==> flow/design.v <==
module cont_1s_RCO
	(
		input mclk, reset,
		output RCO   
  	);
  localparam CUENTA= 10000000;  
  integer conteo;
  wire w1; 
  always@ (negedge reset, posedge mclk)
	begin
	   if (reset == 1'b0 ) conteo <= 0;
	   else
				if (conteo == CUENTA) conteo <=0;  
				else conteo <= conteo + 1;
		end
	assign RCO = (conteo == CUENTA) ? 1'b1 : 1'b0 ;  
endmodule
module counter_simple
#(parameter WIDTH =8)
(
	Enable,
	Clk,
	Clr,
	Q,
	Q1,
	Q2,
	Q3,
	Q4,
	Q5
);
	input Enable  ;
	input Clk, Clr ;
	output reg [WIDTH-1:0] Q, Q1, Q2, Q3, Q4, Q5;
	reg [WIDTH-1:0] i;
	always @(negedge Clr, posedge Clk)
	begin
		if (Clr == 1'b0) begin
			Q <= 0;	
		end
		else if (Enable) begin
			Q <= Q + 1;
			if(Q == 4'b1001) begin
				Q <= 0;
				Q1 <= Q1 + 1;
				if(Q1 == 4'b0101) begin
					Q1 <= 0;
					Q2 <= Q2 + 1;
					if(Q2 == 4'b1001) begin
						Q2 <= 0;
						Q3 <= Q3 + 1;
						if(Q3 == 4'b0101) begin
							Q3 <= 0;
							Q4 <= Q4 + 1;
							if(Q4 == 4'b1001) begin
								Q4 <= 0;
								Q5 <= Q5 + 1;
								if(Q5 == 4'b0101) begin
									Q5 <= 0;
								end
							end
						end
					end
				end
			end
		end
	end
endmodule		
module counter_wrapper_1s_RCO (MAX10_CLK1_50, SW, HEX5, HEX4, HEX3, HEX2, HEX1, HEX0, LEDR);
	input   MAX10_CLK1_50;
	input  [0:0] SW ;
	output [0:6] HEX5, HEX4, HEX3, HEX2, HEX1, HEX0;
	output [9:0]		LEDR;
	parameter WIDTH = 4;
	wire Clock = MAX10_CLK1_50 ;
	wire Resetn = SW[0];
	wire Enable;
	wire [WIDTH-1:0] Count, Count1, Count2, Count3, Count4, Count5;
	 counter_simple # (.WIDTH(WIDTH)) counter (.Enable(Enable), .Clk(Clock), .Clr(Resetn), .Q(Count), .Q1(Count1), .Q2(Count2), .Q3(Count3), .Q4(Count4), .Q5(Count5));
	cont_1s_RCO Clk_1s_RCO ( .mclk(MAX10_CLK1_50), .reset(Resetn), .RCO(Enable) );   
	hex7seg digit0 (Count[3:0], HEX0);
	hex7seg digit1 (Count1[3:0], HEX1);
	hex7seg digit2 (Count2[3:0], HEX2);
	hex7seg digit3 (Count3[3:0], HEX3);
	hex7seg digit4 (Count4[3:0], HEX4);
	hex7seg digit5 (Count5[3:0], HEX5);
	assign LEDR ={Count,Enable,SW};   
endmodule
module hex7seg (hex, display);
	input [3:0] hex;
	output [0:6] display;
	reg [0:6] display;
	always @ (hex)
		case (hex)
			4'h0: display = 7'b0000001;
			4'h1: display = 7'b1001111;
			4'h2: display = 7'b0010010;
			4'h3: display = 7'b0000110;
			4'h4: display = 7'b1001100;
			4'h5: display = 7'b0100100;
			4'h6: display = 7'b0100000;
			4'h7: display = 7'b0001111;
			4'h8: display = 7'b0000000;
			4'h9: display = 7'b0000100;
			4'hA: display = 7'b0001000;
			4'hb: display = 7'b1100000;
			4'hC: display = 7'b0110001;
			4'hd: display = 7'b1000010;
			4'hE: display = 7'b0110000;
			4'hF: display = 7'b0111000;
		endcase
endmodule 
# --- Tool chain data of counter_wrapper_1s_RCO ---
# What the tools print for counter_wrapper_1s_RCO, step after step.
# Lines are those of the file above, counted from 1.
# Cell names lack the library's common part.
design:
  top_module: "counter_wrapper_1s_RCO"
  clk_port: "MAX10_CLK1_50"
  cell_library: "sky130hd"
  lib_corner: "tt_025C_1v80"

# --- Word level ---
# Yosys after proc, flatten, opt, wreduce and memory -nomap, before mapping. Print and check cells are not counted. Equal cells are merged and count once.
# Yosys's memory passes give these memory sizes; they may raise the number of words (mostly to a power of two), join words into wider ones and drop unused or constant bits.
bits:
  register_bits: 56
  mem_bits_ro: 672
  clocked_rd_ports_x_width: 35
  n_memories: 6
  out_inout_bits: 52
  elab_cells: 45
memory_table:
  columns: ["memory", "size", "word_bits", "read_ports", "wr", "line_no", "text"]
  rows:
  - ["(no name shown)", 16, 7, 1, 0, 93, "case (hex)"]
  - ["(no name shown)", 16, 7, 1, 0, 93, null]
  - ["(no name shown)", 16, 7, 1, 0, 93, null]
  - ["(no name shown)", 16, 7, 1, 0, 93, null]
  - ["(no name shown)", 16, 7, 1, 0, 93, null]
  - ["(no name shown)", 16, 7, 1, 0, 93, null]
classes:
  n_addsub: 7
  eq_ne: 7
  mux: 13
  reduce_and_logical: 5
ops:
  columns: ["operator", "count"]
  rows:
  - ["4-bit 2-to-1 mux", 11]
  - ["32-bit by 2-bit adder with 32-bit output (second input constant)", 1]
  - ["32-bit by 25-bit == test with 1-bit output (second input constant)", 1]
  - ["32-bit 2-to-1 mux", 1]
  - ["4-bit by 1-bit adder with 4-bit output (second input constant)", 6]
  - ["4-bit by 3-bit == test with 1-bit output (second input constant)", 3]
  - ["4-bit == test (second input constant)", 3]
  - ["7-bit AND reduction", 1]
  - ["6-bit AND reduction", 1]
  - ["5-bit AND reduction", 1]
  - ["4-bit AND reduction", 1]
  - ["3-bit AND reduction", 1]
  - ["1-bit 2-to-1 mux", 1]

# --- Depth ---
# Yosys ltp: most cells in a row. Word level: on the elaborated netlist, between registers, memories and ports. Mapped: between sequential cells and ports; inverters and the memories' decode and read muxes count.
depth:
  ltp_word: 4
  abc_area: 0
  ltp_mapped: 16
  mapped_depth_nobuf: 13

# --- Synthesis result ---
# Yosys stat after the flow's synthesis: flattened, memories mapped to cells. It holds for the ABC_AREA given above (unset counts as 0); a run with the other value may have another netlist.
mapped:
  mapped_cells: 589
  synth_area_mm2: 0.0058306
  seq_area_mm2: 0.0022021
  ff_cells: 91
by_type:
  columns: ["type", "count"]
  rows:
  - ["dfrtp_1", 36]
  - ["dfxtp_1", 35]
  - ["ha_1", 49]
  - ["edfxtp_1", 20]
  - ["mux2i_1", 43]
  - ["xnor2_1", 28]
  - ["nor2_1", 52]
  - ["inv_1", 39]
  - ["nand2_1", 35]
  - ["nand3_1", 26]
  - ["xor2_1", 14]
  - ["o21ai_0", 17]
  - ["mux2_2", 7]
  - ["buf_4", 10]
  - ["nand4_1", 12]
  - ["o31ai_1", 10]
  - ["a21oi_1", 14]
  - ["o22ai_1", 9]
# Other cell types: 52; their cells: 133.
# By module: a second synthesis without flattening, with its own total; a netlist apart from the flattened one above.
unflattened:
  hier_cells: 457
  area_unflattened_mm2: 0.0044468
# Rows give one instance, submodules left out.
modules:
  columns: ["mod", "n_inst", "cells", "mod_area_mm2", "seq_area_mm2"]
  rows:
  - ["hex7seg", 6, 33, 0.000269, 0]
  - ["cont_1s_RCO", 1, 144, 0.0015352, 0.0008008]
  - ["counter_simple #(WIDTH=4)", 1, 108, 0.0012487, 0.0007007]
  - ["counter_wrapper_1s_RCO", 1, 7, 0.0000488, 0]

# --- Worst setup path after synthesis ---
# Source: OpenSTA report_checks on the synthesized netlist (no wires, ideal clock, input and output delay 20% of the period each), path of least setup slack; recovery checks are left aside. Register names are those of the netlist, which keeps one name where synthesis merged equal registers.
synth_timing:
  path_kind: "register to register"
  startpoint: "register counter.Q[1]"
  endpoint: "register (no name shown)"
  period_ps: 3390
  t_first_pin_ps: 0
  arrival_ps: 3057
  path_slack_ps: 216
  delay_ps: 3174
  driving_pins: 13
  n_path_buf: 2
  synth_period_reached_ps: 3174
# "delay_ps" = arrival - input delay + setup time.
# "driving_pins": output pins that drive a net of the path, with the launching flip-flop's if there is one; two outputs of one cell count as two.
# "synth_period_reached_ps" = period - worst setup slack (recovery checks aside). The figure is calculated, with input and output delays left at 20% of the set period.
# The rows between start and end are the longest chain of elaborated cells between them; the timing report does not say that the signal goes this way. Where chains are equally long, one stands for them.
# A line is the first line of the expression or statement that the cell stems from. Yosys adds cells for indexed reads and writes and turns some case tables into memories.
# At most two assigning lines are given for a register; there are more.
synth_via:
  path_cell_list: "dfrtp_1 inv_1 ha_1 and4b_1 nand2_1 or3_1 buf_6 buf_2 a21oi_1 inv_1 ha_1 or2_2 a32o_1"
  elab_chain_len: 3
synth_rtl:
  columns: ["item", "line_no", "text"]
  rows:
  - ["start: declaration", 33, "output reg [WIDTH-1:0] Q, Q1, Q2, Q3, Q4, Q5;"]
  - ["start: assignment", 38, "Q <= 0;"]
  - ["start: assignment", 41, "Q <= Q + 1;"]
  - ["4-bit == test", 42, "if(Q == 4'b1001) begin"]
  - ["4-bit AND reduction", null, null]
  - ["4-bit 2-to-1 mux", null, null]

# --- Worst path after layout ---
# Path of least setup slack in the final report of run A (OpenROAD, finished layout, wires in). Where an end is a register, its clock arrival counts in the times.
# The report prints the path's times to 10 ps; the period is as set.
layout_timing:
  path_kind: "register to output"
  startpoint: "register counter.Q[1]"
  endpoint: "output port HEX0[0]"
  period_ps: 3630
  output_delay_ps: 730
  t_first_pin_ps: 350
  arrival_ps: 2590
  path_slack_ps: 320
  driving_pins: 6
  n_path_buf: 1
# The rows between start and end are the longest chain of elaborated cells between them; the timing report does not say that the signal goes this way. Where chains are equally long, one stands for them.
# A memory read counts as a cell of the chain, while the word-level depth stops at memories.
# At most two assigning lines are given for a register; there are more.
layout_via:
  path_cell_list: "dfrtp_1 inv_1 ha_1 nor2_1 o31ai_1 clkdlybuf4s50_1"
  elab_chain_len: 1
layout_rtl:
  columns: ["item", "line_no", "text"]
  rows:
  - ["start: declaration", 33, "output reg [WIDTH-1:0] Q, Q1, Q2, Q3, Q4, Q5;"]
  - ["start: assignment", 38, "Q <= 0;"]
  - ["start: assignment", 41, "Q <= Q + 1;"]
  - ["memory 16 x 7 bit", 93, "case (hex)"]
  - ["end: declaration", 71, "output [0:6] HEX5, HEX4, HEX3, HEX2, HEX1, HEX0;"]

==> results <==
2 stored runs of counter_wrapper_1s_RCO in the flow (synthesis by Yosys, layout by OpenROAD, sky130hd cells), in arbitrary order. Constraints: input delay and output delay 20% of the set period each, output load 0.01 pF.
"period_reached_ps" is the run's clock period less its worst setup slack. It is reckoned from that one timing run; input and output delays stay at 20% of the period that was set.
By "fin_power_mw" is meant OpenSTA's value without simulated activity: inputs other than the clock are taken to toggle once in ten clock periods, and the tool carries that through the logic.

--- run A ---
==> flow/run.sh <==
#!/bin/bash
# the make line also repeats the synthesis and layout settings of config.mk as NAME=value (left out here)
make -C /OpenROAD-flow-scripts/flow DESIGN_CONFIG=/design/flow/config.mk WORK_HOME=/design/flow/orfs CLKGATE_MAP_FILE= finish
==> flow/config.mk <==
export PLATFORM = sky130hd
export DESIGN_NAME = counter_wrapper_1s_RCO
export DESIGN_NICKNAME = counter_wrapper_1s_RCO
export VERILOG_FILES = /design/flow/design.v
export SDC_FILE = /design/flow/constraint.sdc
export NUM_CORES = 4
export LEC_CHECK = 0
export CAP_MARGIN = 20
export CORE_MARGIN = 2
export CORE_UTILIZATION = 40
export SLEW_MARGIN = 20
==> flow/constraint.sdc <==
create_clock -name core_clock -period 3.63 [get_ports {MAX10_CLK1_50}]
set_input_delay 0.7260 -clock core_clock [delete_from_list [all_inputs] [get_ports {MAX10_CLK1_50}]]
set_output_delay 0.7260 -clock core_clock [all_outputs]
set_load 0.01 [all_outputs]

==> results, as YAML <==
results:
  ws_setup_ps: 315
  period_reached_ps: 3315
  worst_hold_slack_ps: 482
  cell_area_final_mm2: 0.0068428
  yosys.chip_area_mm2: 0.0058306
  total_die_area_mm2: 0.0155588
  fin_power_mw: 1.959
  timing.setup.tns_ps: 0

--- run B ---
==> flow/run.sh <==
#!/bin/bash
# the make line also repeats the synthesis and layout settings of config.mk as NAME=value (left out here)
make -C /OpenROAD-flow-scripts/flow DESIGN_CONFIG=/design/flow/config.mk WORK_HOME=/design/flow/orfs CLKGATE_MAP_FILE= finish
==> flow/config.mk <==
export PLATFORM = sky130hd
export DESIGN_NAME = counter_wrapper_1s_RCO
export DESIGN_NICKNAME = counter_wrapper_1s_RCO
export VERILOG_FILES = /design/flow/design.v
export SDC_FILE = /design/flow/constraint.sdc
export NUM_CORES = 4
export LEC_CHECK = 0
export ABC_AREA = 0
export CAP_MARGIN = 20
export CORE_MARGIN = 2
export CORE_UTILIZATION = 66
export CTS_CLUSTER_DIAMETER = 63
export GPL_TIMING_DRIVEN = 1
export MIN_ROUTING_LAYER = met1
export PLACE_DENSITY_LB_ADDON = 0.02
export SETUP_SLACK_MARGIN = 0.76
export SLEW_MARGIN = 5
export TNS_END_PERCENT = 90
==> flow/constraint.sdc <==
create_clock -name core_clock -period 2.91 [get_ports {MAX10_CLK1_50}]
set_input_delay 0.5820 -clock core_clock [delete_from_list [all_inputs] [get_ports {MAX10_CLK1_50}]]
set_output_delay 0.5820 -clock core_clock [all_outputs]
set_load 0.01 [all_outputs]

==> results, as YAML <==
outcome: "no results, routing failed with GRT-0232"
